==> flow/design.v <==
`timescale 1ns / 1ps
module ffamuldivinv(
 input              clock,
 input      [7:0]   dividend,
 input      [7:0]   divisor,
 output reg [17:0]   out );
 always @(posedge clock)
 begin
 	out = finitefieldarth_div(dividend, divisor);
 end
 function [17:0] finitefieldarth_div;  
    input [8:0] operdA;	 
    input [8:0] operdB;	 
    reg  [8:0] quotient;	 
    reg  [8:0] remainder;	 
    reg  [8:0] temp_result;
    reg  [3:0] degA;
    reg  [3:0] degr;
    reg  [3:0] div_count;
    reg  [3:0] deg_count;
    begin
        quotient  = 8'h0;	 
        remainder = operdA;	 
        for(div_count = 0; div_count < 8 ; div_count = div_count + 1)            
        begin                                                                    
            deg_count = (polytoleadterm(remainder) - polytoleadterm(operdB));	 
            if(polytoleadterm(remainder) >= polytoleadterm(operdB))              
            begin
                temp_result  = leadtermtopoly(deg_count);						 
                quotient     = quotient ^ temp_result;
                remainder    = remainder ^ (operdB << deg_count);
            end
            else
            begin
                temp_result  = temp_result;
                quotient     = quotient;
                remainder    = remainder;
            end
        end
        finitefieldarth_div = {quotient, remainder};  
    end
 endfunction
 function [3:0] polytoleadterm;  
    input [8:0] operlA;
    begin
        casez (operlA)
            9'b1???????? : polytoleadterm = 4'h9;
            9'b01??????? : polytoleadterm = 4'h8;
            9'b001?????? : polytoleadterm = 4'h7;
            9'b0001????? : polytoleadterm = 4'h6;
            9'b00001???? : polytoleadterm = 4'h5;
            9'b000001??? : polytoleadterm = 4'h4;
            9'b0000001?? : polytoleadterm = 4'h3;
            9'b00000001? : polytoleadterm = 4'h2;
            9'b000000001 : polytoleadterm = 4'h1;
            default      : polytoleadterm = 4'h0;
        endcase
    end
 endfunction
 function [8:0] leadtermtopoly;
    input [3:0] operlA;
    begin
        case (operlA)
            4'h8 : leadtermtopoly = 9'b100000000;
            4'h7 : leadtermtopoly = 9'b010000000;
            4'h6 : leadtermtopoly = 9'b001000000;
            4'h5 : leadtermtopoly = 9'b000100000;
            4'h4 : leadtermtopoly = 9'b000010000;
            4'h3 : leadtermtopoly = 9'b000001000;
            4'h2 : leadtermtopoly = 9'b000000100;
            4'h1 : leadtermtopoly = 9'b000000010;
            4'h0 : leadtermtopoly = 9'b000000001;
            default : leadtermtopoly= 9'b000000000;
        endcase
    end
 endfunction
endmodule
**From RTL to reports: ffamuldivinv**

Tool output for the design above, in the order of the flow.
Line numbers count from 1 in the design file above.
Operators carry their Yosys type and port widths (W data, S select, Z words).
Library cell names are shortened.
A cell with -- has no value.

- Top: ffamuldivinv
- Clock port: clock
- Library: sky130hd
- Timing corner: tt_025C_1v80

**Word-level counts**

Counts by Yosys on the flattened word-level netlist (proc, flatten, opt, wreduce; memories kept). Register bits leave out memories and registers merged into their read ports (data or address); mux counts leave out enables and synchronous resets folded into registers. Print and check cells are left out. Cells with the same type and inputs are merged into one.
Yosys's memory passes give these memory sizes; they may raise the number of words (mostly to a power of two), join words into wider ones and drop unused or constant bits.

- Elaborated cells: 150
- Bits in latches: 0
- Memories: 8
- ROM bits: 1,152
- Clocked read ports x word width: 0
- Output and inout bits: 18
- Memory bits (writable): 0
- Register bits after elaboration: 18

Memories:

| name | depth | width | rd ports | wr ports | RTL line | RTL |
|---|---|---|---|---|---|---|
| (name not given) | 16 | 9 | 1 | 0 | 63 | `case (operlA)` |
| (name not given) | 16 | 9 | 1 | 0 | 63 |  |
| (name not given) | 16 | 9 | 1 | 0 | 63 |  |
| (name not given) | 16 | 9 | 1 | 0 | 63 |  |
| (name not given) | 16 | 9 | 1 | 0 | 63 |  |
| (name not given) | 16 | 9 | 1 | 0 | 63 |  |

Further memories, not shown: 2.

- Shift-type cells: 8
- Reduce/logical cells: 0
- Divide/modulo/power cells: 0
- Magnitude comparators: 8
- Multiply operators: 0
- Muxes and demuxes: 32
- Bitwise gates (word level): 15
- Equality and inequality tests: 70
- $add $sub $neg: 8

Operator list:

| operator | number |
|---|---|
| $pmux W4 S9 | 7 |
| $mux W9 | 23 |
| $xor A9 B9 Y9 | 14 |
| $eq A8 B1 Y1 const B | 9 |
| $shl A8 B4 Y9 | 8 |
| $pmux W4 S8 | 2 |
| $eq A7 B1 Y1 const B | 9 |
| $eq A9 B1 Y1 const B | 7 |
| $eq A6 B1 Y1 const B | 9 |
| $eq A5 B1 Y1 const B | 9 |
| $eq A4 B1 Y1 const B | 9 |
| $sub A4 B4 Y4 | 8 |
| $ge A4 B4 Y1 | 8 |
| $eq A3 B1 Y1 const B | 9 |
| $eq A2 B1 Y1 const B | 9 |
| $xor A8 B9 Y9 | 1 |

**Depth**

Longest topological path by Yosys (ltp), each cell counted once; first at word level (registers and memories cut), then after technology mapping (sequential cells cut; the memories' decode and read muxes count).

- Depth after elaboration: 48
- ABC_AREA: 0
- Gate-level depth with buffers: 106
- Mapped depth without buffers: 99

**After synthesis**

Source: synth_stat.txt of the flow (Yosys; design flattened, memories mapped). It holds for the ABC_AREA given above (unset counts as 0); a run with the other value may have another netlist.

- Mapped flip-flops: 18
- Synthesis area: 0.0068753 mm²
- Buffers: 56
- Area of sequential cells: 0.0003603 mm²
- Mapped cells: 932

Cell types:

| cell type | number |
|---|---|
| xnor2_1 | 96 |
| nand2_1 | 121 |
| xor2_1 | 49 |
| ha_1 | 32 |
| dfxtp_1 | 18 |
| mux4_2 | 16 |
| nor2_1 | 95 |
| mux2i_1 | 35 |
| a21oi_1 | 51 |
| o21ai_0 | 42 |
| mux2_2 | 18 |
| clkbuf_1 | 43 |
| fa_1 | 8 |
| xnor3_1 | 6 |
| nand3_1 | 25 |
| nor3_1 | 25 |
| nand2b_1 | 16 |
| nor2b_1 | 16 |

Not listed: further types 58, cells in them 220.

**Worst setup path after synthesis**

Path of least setup slack by OpenSTA after synthesis, without wires, with an ideal clock, recovery checks aside; 20% of the period is set as input and as output delay. Where synthesis merged equal registers, the netlist keeps one of their names.

- Path type: input -> register
- Start: in divisor[0]
- End: reg out[5]
- Driving pins on the path: 100
- Arrival time: 28.336 ns
- Delay of the path: 20.701 ns
- Path slack: 10.339 ns
- External input delay: 7.760 ns
- Period: 38.8 ns
- Synthesis period reached: 28.461 ns

"delay of the path" is the arrival time less input delay plus setup time.
"driving pins on the path" counts driving pins, that of a launching flip-flop among them; a cell with two outputs on the path counts twice.
"synthesis period reached" is the clock period less the worst setup slack; recovery checks do not enter. This is arithmetic on one report: input and output delays are still those of the set period (20% each).
Between the ends stands the longest chain of elaborated cells between them, by number of cells; it is not shown to be the way that was timed. Of several equally long chains one is given.
Each line given opens the expression or statement behind the cell; cells for indexed reads and writes are added by Yosys, which also makes memories of some case tables.

- Cells stage by stage: clkbuf_1 > clkbuf_1 > clkbuf_1 > a21oi_1 > nor2_1 > nor2_1 > nor2_1 > nor2_1 > nor2_1 > ha_1 > fa_1 > buf_2 > mux4_2 > nand2_1 > a2111oi_0 > xnor2_1 > nand2_1 > o21ai_0 > [... 64 more ...] > a31oi_1 > nor2_1 > a31oi_1 > nor2_1 > xnor2_1 > xnor2_1 > o211ai_1 > a31oi_1 > ha_1 > inv_1 > fa_1 > xnor2_1 > clkbuf_1 > mux4_2 > inv_1 > o21ai_0 > nand2_1 > xnor2_1
- Length of the longest elaborated chain: 48
- Elaborated cells on any way between the ends: 105
- Classes of those cells: add/sub: 8; compare: 8; eq/ne: 57; shift: 8; mux: 16; logic: 8

Ends and longest elaborated chain, post-synthesis:

| item | RTL line | RTL |
|---|---|---|
| from (decl) | 5 | `input      [7:0]   divisor,` |
| $eq A8 B1 Y1 | 46 | `casez (operlA)` |
| $pmux W4 S8 | 46 |  |
| $sub A4 B4 Y4 | 26 | `deg_count = (polytoleadterm(remainder) - polytoleadterm(operdB));` |
| $shl A8 B4 Y9 | 31 | `remainder    = remainder ^ (operdB << deg_count);` |
| $xor A8 B9 Y9 | 31 |  |
| $mux W9 | 27 | `if(polytoleadterm(remainder) >= polytoleadterm(operdB))` |
| $eq A9 B1 Y1 | 46 |  |
| [... 34 more ...] | -- |  |
| $mux W9 | 27 |  |
| $eq A9 B1 Y1 | 46 |  |
| $pmux W4 S9 | 46 |  |
| $sub A4 B4 Y4 | 26 |  |
| $shl A8 B4 Y9 | 31 |  |
| $xor A9 B9 Y9 | 31 |  |
| $mux W9 | 27 |  |
| to (assign) | 9 | `out = finitefieldarth_div(dividend, divisor);` |
| to (decl) | 6 | `output reg [17:0]   out );` |

Memo
Re: implementation data of ffamuldivinv

Design ffamuldivinv on sky130hd. What follows are 2 stored runs of the flow, each under its own settings; their order means nothing. The constraints put input and output delay at 20% of the set period each and load the outputs with 0.01 pF.

### Stored run 1

==> flow/run.sh <==
#!/bin/bash
# the make line also repeats the synthesis and layout settings of config.mk as NAME=value (left out here)
make -C /OpenROAD-flow-scripts/flow DESIGN_CONFIG=/design/flow/config.mk WORK_HOME=/design/flow/orfs CLKGATE_MAP_FILE= finish
==> flow/config.mk <==
export PLATFORM = sky130hd
export DESIGN_NAME = ffamuldivinv
export DESIGN_NICKNAME = ffamuldivinv
export VERILOG_FILES = /design/flow/design.v
export SDC_FILE = /design/flow/constraint.sdc
export NUM_CORES = 4
export LEC_CHECK = 0
export CAP_MARGIN = 20
export CELL_PAD_IN_SITES_DETAIL_PLACEMENT = 2
export CELL_PAD_IN_SITES_GLOBAL_PLACEMENT = 1
export CORE_MARGIN = 2
export CORE_UTILIZATION = 39
export MAX_ROUTING_LAYER = met5
export PLACE_DENSITY_LB_ADDON = 0.23
export SETUP_SLACK_MARGIN = 5.0
export SLEW_MARGIN = 20
export TNS_END_PERCENT = 85
==> flow/constraint.sdc <==
create_clock -name core_clock -period 31.3 [get_ports {clock}]
set_input_delay 6.2600 -clock core_clock [delete_from_list [all_inputs] [get_ports {clock}]]
set_output_delay 6.2600 -clock core_clock [all_outputs]
set_load 0.01 [all_outputs]

Outcome of stored run 1: no final report: routing broke off with DPL-0033

### Stored run 2

==> flow/run.sh <==
#!/bin/bash
# the make line also repeats the synthesis and layout settings of config.mk as NAME=value (left out here)
make -C /OpenROAD-flow-scripts/flow DESIGN_CONFIG=/design/flow/config.mk WORK_HOME=/design/flow/orfs CLKGATE_MAP_FILE= finish
==> flow/config.mk <==
export PLATFORM = sky130hd
export DESIGN_NAME = ffamuldivinv
export DESIGN_NICKNAME = ffamuldivinv
export VERILOG_FILES = /design/flow/design.v
export SDC_FILE = /design/flow/constraint.sdc
export NUM_CORES = 4
export LEC_CHECK = 0
export CAP_MARGIN = 20
export CELL_PAD_IN_SITES_DETAIL_PLACEMENT = 2
export CELL_PAD_IN_SITES_GLOBAL_PLACEMENT = 2
export CORE_MARGIN = 2
export CORE_UTILIZATION = 67
export CTS_CLUSTER_DIAMETER = 170
export GPL_TIMING_DRIVEN = 0
export MAX_ROUTING_LAYER = met5
export PLACE_DENSITY_LB_ADDON = 0.17
export SETUP_SLACK_MARGIN = 3.75
export SLEW_MARGIN = 20
==> flow/constraint.sdc <==
create_clock -name core_clock -period 34.8 [get_ports {clock}]
set_input_delay 6.9600 -clock core_clock [delete_from_list [all_inputs] [get_ports {clock}]]
set_output_delay 6.9600 -clock core_clock [all_outputs]
set_load 0.01 [all_outputs]

Outcome of stored run 2: no final report: placement broke off with FLW-0024
